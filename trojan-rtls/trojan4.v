==> flow/design.v <==
module Trojan4 (
    input wire clk,
    input wire rst,
    input wire [63:0] key,
    output reg [63:0] leak
);
    reg [15:0] lfsr = 16'hDEAD;
    always @(posedge clk or posedge rst) begin
        if (rst)
            lfsr <= 16'hDEAD;
        else
            lfsr <= {lfsr[14:0], lfsr[15] ^ lfsr[13] ^ lfsr[12] ^ lfsr[10]};
    end
    always @(posedge clk or posedge rst) begin
        if (rst)
            leak <= 64'b0;
        else
            leak <= key ^ {4{lfsr}};
    end
endmodule
## Tool chain data of Trojan4

The steps from the RTL of Trojan4 to its reports follow in flow order.
Line numbers count from 1 in the design file above.
Operators carry their Yosys type and port widths (W data, S select, Z words).
Library cell names are shortened.
The mark - stands for no value.

| inputs | value |
|---|---|
| top module | Trojan4 |
| clock | clk |
| library | sky130hd |
| timing corner | tt_025C_1v80 |

## After elaboration

Yosys after proc, flatten, opt, wreduce and memory -nomap, before mapping. Enables and synchronous resets that opt folds into registers are not counted as muxes. Memory bits, and registers merged into a memory's read port (data or address), are not among the register bits. Print and check cells are not counted. Equal cells are merged and count once.

| word-level totals | value |
|---|---|
| bits of input ports | 66 |
| memory bits (writable) | 0 |
| memory bits (read-only) | 0 |
| flip-flop bits (word level) | 80 |
| latch bits | 0 |
| clocked read ports x word width | 0 |
| elaborated cells | 6 |
| output and inout port bits | 64 |
| memory cells | 0 |

| operators by class | value |
|---|---|
| muxes and demuxes | 0 |
| multipliers | 0 |
| add/subtract/negate cells | 0 |
| magnitude comparators | 0 |
| reductions and logical operators | 0 |
| divide/modulo/power cells | 0 |
| equal/unequal tests | 0 |
| shift-type cells | 0 |
| bitwise operators | 4 |

Operator list:

| cell | count |
|---|---|
| $xor A64 B64 Y64 | 1 |
| $xor A1 B1 Y1 | 3 |

## Logic depth

Depth = most cells in a row (Yosys ltp): at word level without a register or memory, in the mapped netlist without a sequential cell, where the memories' decode and read muxes count.

| logic depth | value |
|---|---|
| word-level depth | 3 |
| ABC_AREA | 0 |
| depth in mapped cells | 3 |
| gate-level depth less buffers | 2 |

## After synthesis

The flow's flattened synthesis, as Yosys stat reports it; memories are mapped. The netlist is that of the ABC_AREA named above (0 if unset); the other value can give another one.
Totals and module areas in this step are rounded.

Cell types:

| type | count | total area (µm²) |
|---|---|---|
| dfrtp_1 | 69 | 1.73E+03 |
| xor2_1 | 64 | 560.538 |
| dfstp_2 | 11 | 289.027 |
| buf_4 | 3 | 22.522 |
| xnor2_2 | 1 | 16.266 |
| xor2_2 | 1 | 16.266 |
| buf_6 | 1 | 11.261 |
| xnor2_1 | 1 | 8.758 |
| inv_1 | 1 | 3.754 |

| synthesis totals | value |
|---|---|
| cells in the netlist | 152 |
| buffer cells | 4 |
| mapped area | 2655 µm² |
| flip-flops | 80 |
| area of sequential cells | 2016 µm² |

## Worst setup path after synthesis

Path of least setup slack by OpenSTA after synthesis, without wires, with an ideal clock, recovery checks aside; 20% of the period is set as input and as output delay. Where synthesis merged equal registers, the netlist keeps one of their names.

| timing path post-synthesis | value |
|---|---|
| path type | register -> register |
| start | register lfsr[12] |
| end | register lfsr[0] |
| data arrival time | 0.882 ns |
| stages | 4 |
| time at the first pin | 0.000 ns |
| period | 0.887 ns |
| slack | -0.071 ns |
| path buffers | 1 |
| required time | 0.812 ns |
| delay of the path | 0.957 ns |
| library setup time | 0.075 ns |
| synthesis period reached | 0.958 ns |

"delay of the path" = arrival - input delay + setup time.
"stages" counts driving pins, that of a launching flip-flop among them; a cell with two outputs on the path counts twice.
"synthesis period reached" is the clock period less the worst setup slack; recovery checks do not enter. This is arithmetic on one report: input and output delays are still those of the set period (20% each).
Between the ends stands the longest chain of elaborated cells between them, by number of cells; it is not shown to be the way that was timed. Of several equally long chains one is given.
Each line given opens the expression or statement behind the cell; cells for indexed reads and writes are added by Yosys, which also makes memories of some case tables.

| on the way, post-synthesis | value |
|---|---|
| cells stage by stage | dfstp_2 -> buf_4 -> xnor2_2 -> xnor2_1 |
| cells in the longest elaborated chain | 2 |
| elaborated cells on any way between the ends | 2 |
| RTL lines with such cells | 1 |
| classes of those cells | 2 x logic |

Ends and longest elaborated chain, post-synthesis:

| what | line | source |
|---|---|---|
| from (decl) | 7 | `reg [15:0] lfsr = 16'hDEAD;` |
| from (assign) | 10 | `lfsr <= 16'hDEAD;` |
| from (assign) | 12 | `lfsr <= {lfsr[14:0], lfsr[15] ^ lfsr[13] ^ lfsr[12] ^ lfsr[10]};` |
| $xor A1 B1 Y1 (2 in a row) | 12 |  |
| to (assign) | 10 |  |
| to (assign) | 12 |  |
| to (decl) | 7 |  |

## Path in the finished layout

From the final timing report of run 1: the path of least setup slack in the routed layout; clock arrival at registers is part of the times.

| timing path post-layout | value |
|---|---|
| path type | register -> output |
| start | register leak[30] |
| end | output port leak[30] |
| path buffers | 1 |
| slack | -0.34 ns |
| stages | 2 |
| time at the first pin | 0.35 ns |
| output delay | 0.14 ns |
| required time | 0.57 ns |
| period | 0.707 ns |
| data arrival time | 0.91 ns |

| on the way, post-layout | value |
|---|---|
| cells stage by stage | dfrtp_1 -> buf_2 |
| cells in the longest elaborated chain | 0 |
| elaborated cells on any way between the ends | 0 |
| RTL lines with such cells | 0 |

Ends and longest elaborated chain, post-layout:

| what | line | source |
|---|---|---|
| from (decl) | 5 | `output reg [63:0] leak` |
| from (assign) | 16 | `leak <= 64'b0;` |
| from (assign) | 18 | `leak <= key ^ {4{lfsr}};` |
| to (decl) | 5 |  |

Wiki page: Trojan4 / flow data

Measured results for Trojan4: 2 stored runs of the Yosys and OpenROAD flow on sky130hd. The settings differ; the order carries no meaning. The constraints put input and output delay at 20% of the set period each and load the outputs with 0.01 pF.
"achieved clock period" means the clock period less the worst setup slack. The figure is calculated, with input and output delays left at 20% of the set period.
"critical setup path time" is the time allowed to the run's worst setup path (the clock period less input and output delay, where it has them) less its slack. Clock arrival times count: a late capture clock shortens it, a late launch clock lengthens it.
"total power after layout" is the tool's figure for a default switching activity; nothing was simulated.
Measured values are rounded.
Among the settings, -- means not set for that run.

| run name | period_ns | CORE_UTILIZATION | SETUP_SLACK_MARGIN | PLACE_DENSITY | CORE_ASPECT_RATIO | TNS_END_PERCENT | CTS_CLUSTER_SIZE | SLEW_MARGIN | MIN_ROUTING_LAYER | CAP_MARGIN | CORE_MARGIN | PLACE_DENSITY_LB_ADDON | CELL_PAD_IN_SITES_DETAIL_PLACEMENT | ABC_AREA | GPL_ROUTABILITY_DRIVEN | CTS_CLUSTER_DIAMETER | chip area in the Yosys report (µm²) | total die area (µm²) | standard-cell area after routing (µm²) | utilization | lowest setup slack (ns) | post-route setup TNS (ns) | total power after layout (W) | achieved clock period (ns) | critical setup path time (ns) | critical path kind |
|---|---|---|---|---|---|---|---|---|---|---|---|---|---|---|---|---|---|---|---|---|---|---|---|---|---|---|
| run 1 | 0.707 | 52 | -0.03 | 0.85 | 0.65 | 65 | 95 | 20 | met1 | 20 | 2 | -- | -- | -- | -- | -- | 2655 | 5707 | 4263 | 0.887 | -0.345 | -28.12 | 0.009257 | 1.052 | 0.91 | register -> output |
| run 2 | 0.607 | 30 | -0.01 | -- | -- | 25 | -- | 20 | -- | 20 | 2 | 0.16 | 0 | 0 | 1 | 125 | 2655 | 9619 | 4188 | 0.485 | -0.367 | -37.33 | 0.01052 | 0.974 | 0.97 | register -> register |
